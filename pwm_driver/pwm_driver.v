==> flow/design.v <==
`timescale 1ns / 1ps
module pwm_driver(
	input clk_in,
	input [7:0] duty_cycle,  
	output reg pwm_out
   );
	initial duty_cnt <= 0;
	reg [7:0] duty_cnt;  
always @ (posedge clk_in) begin
	duty_cnt <= duty_cnt + 8'b1;
	if (duty_cycle > duty_cnt) begin
		pwm_out <= 1;
	end if (duty_cycle <= duty_cnt) begin
		pwm_out <= 0;
	end
end
endmodule
**Tool chain data of pwm_driver**

Tool output for the design above, in the order of the flow.
Line numbers count from 1 in the design file above.
Operators carry their Yosys type and port widths (W data, S select, Z words).
Library cell names are shortened.
A cell with - has no value.

- Top module: pwm_driver
- Clock input: clk_in
- Library: sky130hd
- Library corner: tt_025C_1v80

**Word-level counts**

Yosys after proc, flatten, opt, wreduce and memory -nomap, before mapping. Enables and synchronous resets that opt folds into registers are not counted as muxes. Memory bits, and registers merged into a memory's read port (data or address), are not among the register bits. Print and check cells are not counted. Equal cells are merged and count once.

- $add $sub $neg: 1
- Magnitude comparators: 2

Operators by type and width:

| operator | count |
|---|---|
| $add A8 B1 Y8 const B | 1 |
| $gt A8 B8 Y1 | 1 |
| $le A8 B8 Y1 | 1 |

- Register bits after elaboration: 9
- Bits of input ports: 9
- Output and inout bits: 1
- Word-level cells: 5

**Longest topological paths**

Longest topological path by Yosys (ltp), each cell counted once; first at word level (registers and memories cut), then after technology mapping (sequential cells cut; the memories' decode and read muxes count).

- Depth after elaboration: 1
- ABC_AREA: 0
- Mapped depth: 6
- Depth with buffers taken out: 6

**Mapped cells and area**

Yosys stat after the flow's synthesis: flattened, memories mapped to cells. It holds for the ABC_AREA given above (unset counts as 0); a run with the other value may have another netlist.

- Cells in the netlist: 50
- Cell area after synthesis: 490.5 um^2
- Sequential area: 180.2 um^2
- Mapped flip-flops: 9
- Buffer cells: 0

Cell types:

| type | count | total area (um^2) |
|---|---|---|
| dfxtp_1 | 9 | 180.173 |
| ha_1 | 9 | 112.608 |
| xnor2_1 | 5 | 43.792 |
| nor4_4 | 1 | 21.27 |
| a21oi_1 | 4 | 20.019 |
| inv_1 | 5 | 18.768 |
| nand4_1 | 3 | 18.768 |
| inv_2 | 4 | 15.014 |
| nand3_1 | 2 | 10.01 |
| o22a_1 | 1 | 8.758 |
| xor2_1 | 1 | 8.758 |
| nand2_1 | 2 | 7.507 |
| o211ai_1 | 1 | 7.507 |
| and3_1 | 1 | 6.256 |
| nor2b_1 | 1 | 6.256 |
| o21ai_0 | 1 | 5.005 |

**Timing after synthesis**

Path of least setup slack by OpenSTA after synthesis, without wires, with an ideal clock, recovery checks aside; 20% of the period is set as input and as output delay. Where synthesis merged equal registers, the netlist keeps one of their names.

- Path type: register to register
- From: reg duty_cnt[1]
- To: reg pwm_out
- Period: 1190 ps
- Library setup time: 117 ps
- Launch time at the first pin: 0 ps
- Data arrival time: 1149 ps
- Data required time: 1073 ps
- Path slack: -76 ps
- Delay of the path: 1266 ps
- Stages on the path: 7
- Path buffers: 0
- Period reached after synthesis: 1266 ps

"delay of the path" = arrival - input delay + setup time.
"stages on the path": output pins that drive a net of the path, with the launching flip-flop's if there is one; two outputs of one cell count as two.
"period reached after synthesis" = period - worst setup slack (recovery checks aside). The figure is calculated, with input and output delays left at 20% of the set period.
The rows between start and end are the longest chain of elaborated cells between them; the timing report does not say that the signal goes this way. Where chains are equally long, one stands for them.
A line is the first line of the expression or statement that the cell stems from. Yosys adds cells for indexed reads and writes and turns some case tables into memories.

- Path through: dfxtp_1 -> inv_2 -> ha_1 -> nor2b_1 -> o211ai_1 -> a21oi_1 -> o22a_1
- Length of the longest elaborated chain: 1
- Elaborated cells on any way between the ends: 2
- Source lines of those cells: 2
- Classes of those cells: 2 x compare

Ends and longest elaborated chain, post-synthesis:

| element | RTL line | RTL |
|---|---|---|
| from (decl) | 8 | `reg [7:0] duty_cnt;` |
| from (assign) | 10 | `duty_cnt <= duty_cnt + 8'b1;` |
| $gt A8 B8 Y1 | 11 | `if (duty_cycle > duty_cnt) begin` |
| to (assign) | 12 | `pwm_out <= 1;` |
| to (assign) | 14 | `pwm_out <= 0;` |
| to (decl) | 5 | `output reg pwm_out` |

**Worst path after layout**

From the final timing report of job 1: the path of least setup slack in the routed layout; clock arrival at registers is part of the times.
The path's times are printed in steps of 10 ps; the period is the one set.

- Path type: input to register
- From: in duty_cycle[1]
- To: reg pwm_out
- Period: 2100 ps
- External input delay: 420 ps
- Library setup time: 110 ps
- Launch time at the first pin: 420 ps
- Data arrival time: 1660 ps
- Data required time: 2230 ps
- Path slack: 570 ps
- Stages on the path: 6
- Path buffers: 1

The rows between start and end are the longest chain of elaborated cells between them; the timing report does not say that the signal goes this way. Where chains are equally long, one stands for them.

- Path through: clkdlybuf4s50_1 -> ha_1 -> nor2b_1 -> o211ai_1 -> a21oi_1 -> o22a_1
- Length of the longest elaborated chain: 1
- Elaborated cells on any way between the ends: 2
- Source lines of those cells: 2
- Classes of those cells: 2 x compare

Ends and longest elaborated chain, post-layout:

| element | RTL line | RTL |
|---|---|---|
| from (decl) | 4 | `input [7:0] duty_cycle,` |
| $gt A8 B8 Y1 | 11 | `if (duty_cycle > duty_cnt) begin` |
| to (assign) | 12 | `pwm_out <= 1;` |
| to (assign) | 14 | `pwm_out <= 0;` |
| to (decl) | 5 | `output reg pwm_out` |

Measured results for pwm_driver: 2 stored runs of the Yosys and OpenROAD flow on sky130hd. The settings differ; the order carries no meaning. The constraints put input and output delay at 20% of the set period each and load the outputs with 0.01 pF.
"clock period achieved" is the run's clock period less its worst setup slack. It is reckoned from that one timing run; input and output delays stay at 20% of the period that was set.
"time used up by the worst setup path" means the part of the period allowed to the worst setup path (the constraints hold back 20% at inputs and 20% at outputs) less its slack; where the path has registers, the arrival times of their clocks count too.
"power consumption": no workload was simulated; the value follows from the tool's default switching activity.
"time used up by the worst setup path" is known to 10 ps.
Settings: . = not set for that run.

| item | job 1 | job 2 |
|---|---|---|
| period_ns | 2.1 | 1.57 |
| CORE_UTILIZATION | 18 | 40 |
| PLACE_DENSITY_LB_ADDON | 0.22 | . |
| CORE_ASPECT_RATIO | 1.57 | . |
| GPL_ROUTABILITY_DRIVEN | 0 | . |
| MIN_ROUTING_LAYER | met1 | . |
| CAP_MARGIN | 20 | 20 |
| CORE_MARGIN | 2 | 2 |
| SLEW_MARGIN | 20 | 20 |
| SETUP_SLACK_MARGIN | . | 0.25 |
| area of the standard cells in the finished layout (um^2) | 656.9 | 689.4 |
| time used up by the worst setup path (ps) | 1110 | 980 |
| worst setup path type | input to register | input to register |
| die area (um^2) | 3169.0 | 1522.2 |
| final design utilization (%) | 25.6 | 61.2 |
| setup slack of the critical path (ps) | 570 | 275 |
| power consumption (uW) | 399.1 | 443.7 |
| total negative slack (ps) | 0 | 0 |
| clock period achieved (ps) | 1530 | 1295 |
| chip area after synthesis (Yosys) (um^2) | 490.5 | 490.5 |
| lowest hold slack (ps) | 452 | 458 |
